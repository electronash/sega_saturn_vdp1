==> flow/design.v <==
module sega_saturn_vdp1 (
	input clock,
	input reset_n,
	output reg [19:0] gaddr,
	output reg fb_sel,
	output reg [16:0] fb0_addr,
	input [15:0] fb0_din,
	output reg [15:0] fb0_dout,
	output reg  fb0_we,
	output reg [16:0] fb1_addr,
	input [15:0] fb1_din,
	output reg [15:0] fb1_dout,
	output reg fb1_we,
	output reg [15:0] vo		 
);
assign fb_sel = 0;
reg [15:0] CMDCTRL;
reg [15:0] CMDLINK;
reg [15:0] CMDPMOD;
reg [15:0] CMDCOLR;
reg [15:0] CMDSRCA;
reg [15:0] CMDSIZE;
reg signed [15:0] CMDXA;
reg signed [15:0] CMDYA;
reg signed [15:0] CMDXB;
reg signed [15:0] CMDYB;
reg signed [15:0] CMDXC;
reg signed [15:0] CMDYC;
reg signed [15:0] CMDXD;
reg signed [15:0] CMDYD;
reg [15:0] CMDGRDA;
reg signed [15:0] local_x = -100;
reg signed [15:0] local_y = -400;
reg draw_running;
reg [7:0] cmd_state;
reg [15:0] table_index;
reg toggle;
reg [8:0] tex_pix_cnt;
reg [7:0] tex_line_cnt;
wire [8:0] char_size_x = {CMDSIZE[13:8],3'b000};
wire [7:0] char_size_y = CMDSIZE[7:0];
wire [18:0] char_addr_byte = {CMDSRCA,3'b000};
always @(posedge clock or negedge reset_n)
if (!reset_n) begin
	draw_running <= 1'b1;
	cmd_state <= 8'd0;
	fb1_we <= 1'b0;
	go_span <= 1'b0;
	clock_ad <= 1'b0;
	clock_bc <= 1'b0;
	toggle <= 1'b1;
end
else begin
	go_span <= 1'b0;
	clock_ad <= 1'b0;
	clock_bc <= 1'b0;
	go_ad <= 1'b0;
	go_bc <= 1'b0;
	case (cmd_state)
	0: begin
		sp_addr <= 18'h000000;
		table_index <= 16'd0;
		if (draw_running) cmd_state <= cmd_state + 1;
	end
	1: begin	 
		sp_addr <= sp_addr + 1;
 begin
			case (sp_addr[3:0])
				4'h0: CMDCTRL <= sp_dout;
				4'h1: CMDLINK <= sp_dout;
				4'h2: CMDPMOD <= sp_dout;
				4'h3: CMDCOLR <= sp_dout;
				4'h4: CMDSRCA <= sp_dout;
				4'h5: CMDSIZE <= sp_dout;
				4'h6: CMDXA   <= sp_dout;	 
				4'h7: CMDYA   <= sp_dout;
				4'h8: CMDXB   <= sp_dout;
				4'h9: CMDYB   <= sp_dout;
				4'ha: CMDXC   <= sp_dout;
				4'hb: CMDYC   <= sp_dout;
				4'hc: CMDXD   <= sp_dout;
				4'hd: CMDYD   <= sp_dout;
				4'he: CMDGRDA <= sp_dout;
				4'hf: begin
					table_index <= table_index + 1;
					cmd_state <= cmd_state + 1;	 
				end
				default: ;
			endcase
		end
	end
	2: begin	 
		case (CMDCTRL[3:0])
			4'b0000: cmd_state <= 8'd3;	 
			4'b0001: cmd_state <= 8'd3;	 
			4'b0010: cmd_state <= 8'd4;	 
			4'b0100: cmd_state <= 8'd4;	 
			4'b0101: cmd_state <= 8'd3;	 
			4'b0110: cmd_state <= 8'd3;	 
			4'b1000: cmd_state <= 8'd3;	 
			4'b1001: cmd_state <= 8'd3;  
			4'b1010: begin
				local_x <= CMDXA;	 
				local_y <= CMDYA;
				cmd_state <= 8'd3;
			end
		default:;
		endcase
	end
	3: begin	 
		sp_addr <= table_index << 4;
		cmd_state <= 1;	 
	end
	4: begin	 
		tex_pix_cnt <= 9'd0;
		tex_line_cnt <= 8'd0;
		cmd_state <= 5;
	end
	5: begin
		tex_u_inc <= (tex_u_width<<16) / 48;	 
		tex_u_accum <= 32'h0;					 
		tex_v_inc <= (tex_v_height<<16) / 64;	 
		tex_v_accum <= 32'h0;					 
		go_ad <= 1'b1;
		cmd_state <= cmd_state + 1;
	end
	6: begin
		cmd_state <= cmd_state + 1;
	end
	7: begin
		sp_addr <= {CMDSRCA,2'b00}+( (tex_line_cnt*char_size_x)+tex_pix_cnt );	 
		if (tex_pix_cnt==char_size_x) begin
			tex_pix_cnt <= 0;
			tex_line_cnt <= tex_line_cnt + 1;
		end
		else tex_pix_cnt <= tex_pix_cnt + 1;
		fb0_dout <= sp_dout;
		fb0_addr <= {y_out_ad, x_out_ad};
		fb0_we <= 1'b1;
		if (!busy_ad) begin
			go_bc <= 1'b1;
			cmd_state <= cmd_state + 1;
		end
	end
	8: begin
		cmd_state <= cmd_state + 1;
	end
	9: begin
		sp_addr <= {CMDSRCA,2'b00}+( (tex_line_cnt*char_size_x)+tex_pix_cnt );	 
		if (tex_pix_cnt==char_size_x) begin
			tex_pix_cnt <= 0;
			tex_line_cnt <= tex_line_cnt + 1;
		end
		else tex_pix_cnt <= tex_pix_cnt + 1;
		fb0_dout <= CMDCOLR;
		fb0_addr <= {y_out_bc, x_out_bc};
		if (!busy_bc) begin
			fb0_we <= 1'b0;
			cmd_state <= 3;
		end
	end
	default: ;
	endcase
end
wire span_at_bc = x_out_span==x_out_bc && y_out_span==y_out_bc;
wire span_at_ad = x_out_span==x_out_ad && y_out_span==y_out_ad;
wire [7:0] tex_u_width = 8'd32;
reg [31:0] tex_u_inc;
reg [31:0] tex_u_accum;
wire [15:0] tex_u_out = tex_u_accum[31:16];
wire [7:0] tex_v_height = 8'd32;
reg [31:0] tex_v_inc;
reg [31:0] tex_v_accum;
wire [15:0] tex_v_out = tex_v_accum[31:16];
wire [19:0] sqrt_in = (deltax_ad*deltax_ad) + (deltax_bc*deltay_bc);
sqrt sqrt_inst(
	.clk( clock ),
	.reset_n( reset_n ),
	.op_in( sqrt_in ),
	.go( cmd_state==6 ),
	.res( sqrt_res ),
	.done( sqrt_done )
);
(*keep*) wire [9:0] sqrt_res;
(*keep*) wire sqrt_done;
wire [8:0] deltax_ad;
wire [8:0] deltay_ad;
wire [8:0] x_out_ad;
wire [8:0] y_out_ad;
wire [8:0] length_ad;
reg clock_ad;
reg go_ad;
wire [8:0] stax_ad = CMDXA + local_x;
wire [8:0] stay_ad = CMDYA + local_y;
wire [8:0] endx_ad = CMDXD + local_x;
wire [8:0] endy_ad = CMDYD + local_y;
wire busy_ad;
linedraw linedraw_side_ad (
	.reset_n( reset_n ),
	.pclk( clock ),
	.stax( stax_ad ),
	.stay( stay_ad ),
	.endx( endx_ad ),
	.endy( endy_ad ),
	.deltax( deltax_ad ),
	.deltay( deltay_ad ),
	.length( length_ad ),
	.go( go_ad ),
	.busy( busy_ad ),
	.x_out( x_out_ad ),
	.y_out( y_out_ad )
);
wire [8:0] deltax_bc;
wire [8:0] deltay_bc;
wire [8:0] x_out_bc;
wire [8:0] y_out_bc;
wire [8:0] length_bc;
reg clock_bc;
reg go_bc;
wire [8:0] stax_bc = CMDXB + local_x;
wire [8:0] stay_bc = CMDYB + local_y;
wire [8:0] endx_bc = CMDXC + local_x;
wire [8:0] endy_bc = CMDYC + local_y;
wire busy_bc;
linedraw linedraw_side_bc (
	.reset_n( reset_n ),
	.pclk( clock ),
	.stax( stax_bc ),
	.stay( stay_bc ),
	.endx( endx_bc ),
	.endy( endy_bc ),
	.deltax( deltax_bc ),
	.deltay( deltay_bc ),
	.length( length_bc ),
	.go( go_bc ),
	.busy( busy_bc ),
	.x_out( x_out_bc ),
	.y_out( y_out_bc )
);
wire [8:0] deltax_span;
wire [8:0] deltay_span;
wire [8:0] x_out_span;
wire [8:0] y_out_span;
wire [8:0] length_span;
reg go_span;
wire busy_span;
linedraw linedraw_span (
	.reset_n( reset_n ),
	.pclk( clock ),
	.stax( x_out_ad ),
	.stay( y_out_ad ),
	.endx( x_out_bc ),
	.endy( y_out_bc ),
	.deltax( deltax_span ),
	.deltay( deltay_span ),
	.length( length_span ),
	.go( go_span ),
	.busy( busy_span ),
	.x_out( x_out_span ),
	.y_out( y_out_span )
);
endmodule
module linedraw (
	input wire reset_n,
	input wire pclk,
	input wire go,
	output wire busy,
	input wire [8:0] stax,
	input wire [8:0] stay,
	input wire [8:0] endx,
	input wire [8:0] endy,
	output wire signed [8:0] deltax,
	output wire signed [8:0] deltay,
	output wire [8:0] length,
	output wire [8:0] x_out,
	output wire [8:0] y_out	
);
parameter [1:0] IDLE = 2'd0;
parameter [1:0] RUN = 2'd1;
parameter [1:0] DONE = 2'd2;
reg [1:0] state;
reg signed [8:0] err;
reg signed [8:0] x, y;
wire signed [8:0] dx, dy, x0, x1, y0, y1, next_x, next_y, xa, ya, xb, yb;
wire signed [9:0] err_next, err1, err2, e2;
wire  in_loop, right, down, complete, e2_lt_dx, e2_gt_dy;
assign length = (deltax>deltay) ? deltax : deltay;
always @ (posedge pclk or negedge reset_n)
if (!reset_n) begin
	state <= IDLE;
	x=0;
	y=0;
end
else begin
  case (state)
    IDLE : if (go)
             state <= RUN;
           else
             state <= IDLE;
    RUN : if (complete)
			 state   <= IDLE;
          else
             state   <= RUN;
    default : state <= IDLE;
  endcase
 end
assign x0 =  stax;
assign x1 =  endx;
assign deltax = x1 - x0;
assign right = ~(deltax[8]);
assign dx = (!right) ? (-deltax) : (deltax);
assign y0 = stay;
assign y1 = endy;
assign deltay = y1 - y0;
assign down = ~(deltay[8]);
assign dy = (down) ? (-deltay) : (deltay);
assign e2 = err << 1;
assign e2_gt_dy = (e2 > dy) ? 1 : 0;
assign e2_lt_dx = (e2 < dx) ? 1 : 0;
assign err1 = e2_gt_dy ? (err + dy) : err;
assign err2 = e2_lt_dx ? (err1 + dx) : err1;
assign err_next = (in_loop) ? err2 : (dx + dy);
assign in_loop = (state == RUN);
assign next_x = (in_loop) ? xb : x0;
assign xb = e2_gt_dy ? xa : x;
assign xa = right ? (x + 1) : (x - 1);
assign next_y = (in_loop) ? yb : y0;
assign yb = e2_lt_dx ? ya : y;
assign ya = down ? (y + 1) : (y - 1);
assign complete = ( (x == x1) && (y == y1) );
always @(posedge pclk)
 begin
    err <= err_next;
    x <= next_x;
    y <= next_y;
 end
assign busy = in_loop;
assign x_out = x;
assign y_out = y;
endmodule
module sqrt(
	input clk,
	input reset_n,
	input signed [19:0] op_in,
	input go,
	output reg signed [19:0] res,
	output reg done
);
reg [3:0] state;
reg signed [20:0] one;
reg signed [19:0] op;
always @(posedge clk or negedge reset_n)
if (!reset_n) begin
	state <= 4'd0;
end
else begin
	done <= 1'b0;
	case (state)
		0: if (go) begin
			one <= 21'h100000;
			if (21'h100000 > op_in) one <= 21'h40000;
			else if (21'h40000 > op_in) one <= 21'h10000; 
			else if (21'h10000 > op_in) one <= 21'h4000;
			else if (21'h4000 > op_in) one <= 21'h1000;
			else if (21'h1000 > op_in) one <= 21'h400;
			else if (21'h400 > op_in) one <= 21'h100;
			else if (21'h100 > op_in) one <= 21'h40;
			else if (21'h40 > op_in) one <= 21'h10;
			else if (21'h10 > op_in) one <= 21'h4;
			else if (21'h4 > op_in) one <= 21'h1;
			else one <= 21'h0;
			op <= op_in;
			state <= 1;
		end
		1: begin
			if (one != 0) begin
				if (op >= res + one) begin
					op <= op - (res + one);
					res <= res + (2 * one);
				end
				one <= one>>2;	 
				state <= state + 1;
			end
			else begin
				done <= 1'b1;
				state <= 0;
			end
		end
		2: begin
			res <= res>>1;	 
			state <= 1;		 
		end
		default:;
	endcase
end
endmodule
## Reports on sega_saturn_vdp1

Tool output for the design above, in the order of the flow.
Lines are those of the file above, counted from 1.
The mark - stands for no value.

| set-up | value |
|---|---|
| top module | sega_saturn_vdp1 |
| clock input | clock |
| library | sky130hd |
| timing corner | tt_025C_1v80 |

## Word level

Source: Yosys, flattened and elaborated, memories not mapped. Widths are those after wreduce. Registers that Yosys merges into a memory's read port (data or address) are not register bits. Print and check cells do not count. Equal cells are merged and count once.

| bit counts | value |
|---|---|
| input bits | 34 |
| flip-flop bits (word level) | 80 |

| cells by class | value |
|---|---|
| $lt $le $gt $ge | 1 |
| equality and inequality tests | 18 |
| reduce/logical cells | 19 |
| mux-type cells | 25 |
| $add $sub $neg | 5 |

Operator list:

| operator | number |
|---|---|
| 20-bit 2-to-1 mux | 5 |
| 21-bit parallel mux with 2-bit select | 1 |
| 21-bit 2-to-1 mux | 2 |
| 20-bit parallel mux with 2-bit select | 1 |
| 8-bit parallel mux with 5-bit select | 1 |
| 8-bit by 3-bit == test with 1-bit output (second input constant) | 4 |
| 20-bit by 21-bit adder with 21-bit output | 1 |
| 20-bit by 21-bit >= comparator with 1-bit output | 1 |
| 21-bit nonzero test | 1 |
| 20-bit adder | 1 |
| 20-bit subtractor | 1 |
| 8-bit by 2-bit == test with 1-bit output (second input constant) | 2 |
| 8-bit by 4-bit == test with 1-bit output (second input constant) | 2 |
| 8-bit 2-to-1 mux | 2 |
| 4-bit AND reduction | 3 |
| 4-bit parallel mux with 3-bit select | 1 |
| 8-bit by 1-bit adder with 8-bit output (second input constant) | 1 |
| 8-bit logical NOT | 1 |
| 4-bit 2-to-1 mux | 2 |
| 7-bit nonzero test | 1 |
| 1-bit 2-to-1 mux | 7 |
| 2-bit inequality test (second input constant) | 3 |
| 2-bit nonzero test | 3 |
| 1-bit parallel mux with 2-bit select | 3 |
| 5-bit AND reduction | 1 |
| 2-bit by 1-bit inequality test with 1-bit output (second input constant) | 2 |
| 2-bit logical NOT | 2 |
| 2-bit AND reduction | 2 |

Not listed: further kinds 10, cells in them 11.

## Longest topological paths

Depth = most cells in a row (Yosys ltp): at word level without a register or memory, in the mapped netlist without a sequential cell, where the memories' decode and read muxes count.

| depth | value |
|---|---|
| depth after elaboration | 5 |
| ABC_AREA | 0 |
| gate-level depth with buffers | 6 |
| mapped depth without buffers | 6 |

## Synthesis result

Source: synth_stat.txt of the flow (Yosys; design flattened, memories mapped). It holds for the ABC_AREA given above (unset counts as 0); a run with the other value may have another netlist.
Totals and module areas in this step are rounded.

Cells by type:

| type | number |
|---|---|
| sky130_fd_sc_hd__buf_4 | 114 |
| sky130_fd_sc_hd__dfrtp_1 | 11 |
| sky130_fd_sc_hd__edfxtp_1 | 4 |
| sky130_fd_sc_hd__dfstp_2 | 2 |
| sky130_fd_sc_hd__ha_1 | 4 |
| sky130_fd_sc_hd__inv_1 | 8 |
| sky130_fd_sc_hd__a21o_1 | 3 |
| sky130_fd_sc_hd__nor2_1 | 6 |
| sky130_fd_sc_hd__nor4_4 | 1 |
| sky130_fd_sc_hd__clkbuf_1 | 5 |
| sky130_fd_sc_hd__nand2_1 | 5 |
| sky130_fd_sc_hd__nor3_1 | 3 |
| sky130_fd_sc_hd__o21a_1 | 2 |
| sky130_fd_sc_hd__o21ai_0 | 3 |
| sky130_fd_sc_hd__o221ai_2 | 1 |
| sky130_fd_sc_hd__nand2b_1 | 2 |
| sky130_fd_sc_hd__nor2b_1 | 2 |
| sky130_fd_sc_hd__mux2_2 | 1 |

Other cell types: 17; their cells: 19.

| synthesis totals | value |
|---|---|
| cell count | 196 |
| area of sequential cells | 448 um2 |
| cell area after synthesis | 1,720 um2 |
| flip-flop cells | 17 |

The figures by module come from a second, unflattened synthesis with its own total; it is not the netlist above.

| unflattened totals | value |
|---|---|
| cells (unflattened synthesis) | 1,659 |
| area total of the unflattened synthesis | 14,400 um2 |

Rows give one instance, submodules left out.

By module:

| module | cells | area (um2) | times used |
|---|---|---|---|
| sega_saturn_vdp1 | 769 | 6,960 | 1 |
| sqrt | 506 | 4,630 | 1 |
| linedraw | 192 | 1,420 | 2 |

## Timing after synthesis

Source: OpenSTA report_checks on the synthesized netlist (no wires, ideal clock, input and output delay 20% of the period each), path of least setup slack; recovery checks are left aside. Register names are those of the netlist, which keeps one name where synthesis merged equal registers.

| path after synthesis | value |
|---|---|
| path kind | register to register |
| from | register cmd_state[0] |
| to | register cmd_state[2] |
| library setup time | 0.118 ns |
| data required time | 1.512 ns |
| stages on the path | 7 |
| slack | -0.004 ns |
| launch time at the first pin | 0.000 ns |
| data arrival time | 1.516 ns |
| path delay | 1.634 ns |
| period | 1.63 ns |
| synthesis period reached | 1.634 ns |

"path delay" is the arrival time less input delay plus setup time.
"stages on the path": output pins that drive a net of the path, with the launching flip-flop's if there is one; two outputs of one cell count as two.
"synthesis period reached" = period - worst setup slack (recovery checks aside). The figure is calculated, with input and output delays left at 20% of the set period.
Between the ends stands the longest chain of elaborated cells between them, by number of cells; it is not shown to be the way that was timed. Of several equally long chains one is given.
A line is the first line of the expression or statement that the cell stems from. Yosys adds cells for indexed reads and writes and turns some case tables into memories.
A register here has more assigning lines than the two given.

| on the way, after synthesis | value |
|---|---|
| path through | sky130_fd_sc_hd__dfrtp_1 -> sky130_fd_sc_hd__ha_1 -> sky130_fd_sc_hd__clkbuf_1 -> sky130_fd_sc_hd__a21oi_1 -> sky130_fd_sc_hd__o221ai_2 -> sky130_fd_sc_hd__a221o_1 -> sky130_fd_sc_hd__a21o_1 |
| length of the longest elaborated chain | 4 |
| elaborated cells on any way between the ends | 19 |
| classes of those cells | add/sub (1); eq/ne (11); mux (2); reduce/logical (5) |

RTL lines, path after synthesis:

| element | RTL line | source |
|---|---|---|
| start: declaration | 35 | `reg [7:0] cmd_state;` |
| start: assignment | 63 | `if (draw_running) cmd_state <= cmd_state + 1;` |
| start: assignment | 86 | `cmd_state <= cmd_state + 1;` |
| 8-bit by 3-bit == test with 1-bit output | 59 | `case (cmd_state)` |
| 3-bit OR reduction | - |  |
| 7-bit nonzero test | - |  |
| 4-bit AND reduction | - |  |
| end: assignment | 63 |  |
| end: assignment | 86 |  |
| end: declaration | 35 |  |

## Path in the finished layout

From the final timing report of flow run A: the path of least setup slack in the routed layout; clock arrival at registers is part of the times.

| path after layout | value |
|---|---|
| path kind | register to register |
| from | register cmd_state[4] |
| to | register cmd_state[2] |
| slack | -0.28 ns |
| data required time | 1.46 ns |
| period | 1.27 ns |
| library setup time | 0.10 ns |
| data arrival time | 1.73 ns |
| stages on the path | 5 |
| launch time at the first pin | 0.28 ns |

Between the ends stands the longest chain of elaborated cells between them, by number of cells; it is not shown to be the way that was timed. Of several equally long chains one is given.
A register here has more assigning lines than the two given.

| on the way, after layout | value |
|---|---|
| path through | sky130_fd_sc_hd__dfrtp_1 -> sky130_fd_sc_hd__nor4_4 -> sky130_fd_sc_hd__o221ai_2 -> sky130_fd_sc_hd__a221o_1 -> sky130_fd_sc_hd__a21o_1 |
| length of the longest elaborated chain | 4 |
| elaborated cells on any way between the ends | 17 |
| classes of those cells | eq/ne (11); mux (1); reduce/logical (5) |

RTL lines, path after layout:

| element | RTL line | source |
|---|---|---|
| start: declaration | 35 | `reg [7:0] cmd_state;` |
| start: assignment | 63 | `if (draw_running) cmd_state <= cmd_state + 1;` |
| start: assignment | 86 | `cmd_state <= cmd_state + 1;` |
| 8-bit by 3-bit == test with 1-bit output | 59 | `case (cmd_state)` |
| 3-bit OR reduction | - |  |
| 7-bit nonzero test | - |  |
| 4-bit AND reduction | - |  |
| end: assignment | 63 |  |
| end: assignment | 86 |  |
| end: declaration | 35 |  |

Add stored flow runs of sega_saturn_vdp1

Record of 2 stored runs of the RTL-to-layout flow on sega_saturn_vdp1, platform sky130hd. The runs are unordered. Constraints: input delay and output delay 20% of the set period each, output load 0.01 pF.
By "worst setup path time" is meant the share of the clock period that the worst setup path is allowed (20% is reserved at inputs, 20% at outputs), minus its slack. Clock arrival times at its registers enter into it.
The measured numbers are rounded.

#### Flow run A

| setting | value |
|---|---|
| period_ns | `1.27` |
| CORE_UTILIZATION | `67` |
| SETUP_SLACK_MARGIN | `0.36` |
| PLACE_DENSITY_LB_ADDON | `0.01` |
| HOLD_SLACK_MARGIN | `0.02` |
| TNS_END_PERCENT | `70` |
| GPL_TIMING_DRIVEN | `1` |
| CTS_CLUSTER_DIAMETER | `24` |
| CAP_MARGIN | `30` |
| SLEW_MARGIN | `10` |
| CORE_MARGIN | `2` |

| result | value |
|---|---|
| worst setup slack after layout | -0.277 ns |
| total die area | 2,770 um2 |
| worst setup path time | 1.55 ns |
| worst setup path kind | register to register |
| synthesized cell area | 1,720 um2 |
| std-cell area (final layout) | 1,500 um2 |
| utilization after routing | 0.67 |

#### Flow run B

| setting | value |
|---|---|
| period_ns | `2.21` |
| CORE_UTILIZATION | `68` |
| PLACE_DENSITY_LB_ADDON | `0.16` |
| CORE_ASPECT_RATIO | `0.59` |
| CORE_MARGIN | `7` |
| GPL_TIMING_DRIVEN | `0` |
| GPL_ROUTABILITY_DRIVEN | `1` |
| SLEW_MARGIN | `40` |
| CAP_MARGIN | `20` |

| result | value |
|---|---|
| worst setup slack after layout | 0.223 ns |
| total die area | 3,920 um2 |
| worst setup path time | 1.99 ns |
| worst setup path kind | register to register |
| synthesized cell area | 1,720 um2 |
| std-cell area (final layout) | 2,070 um2 |
| utilization after routing | 0.944 |
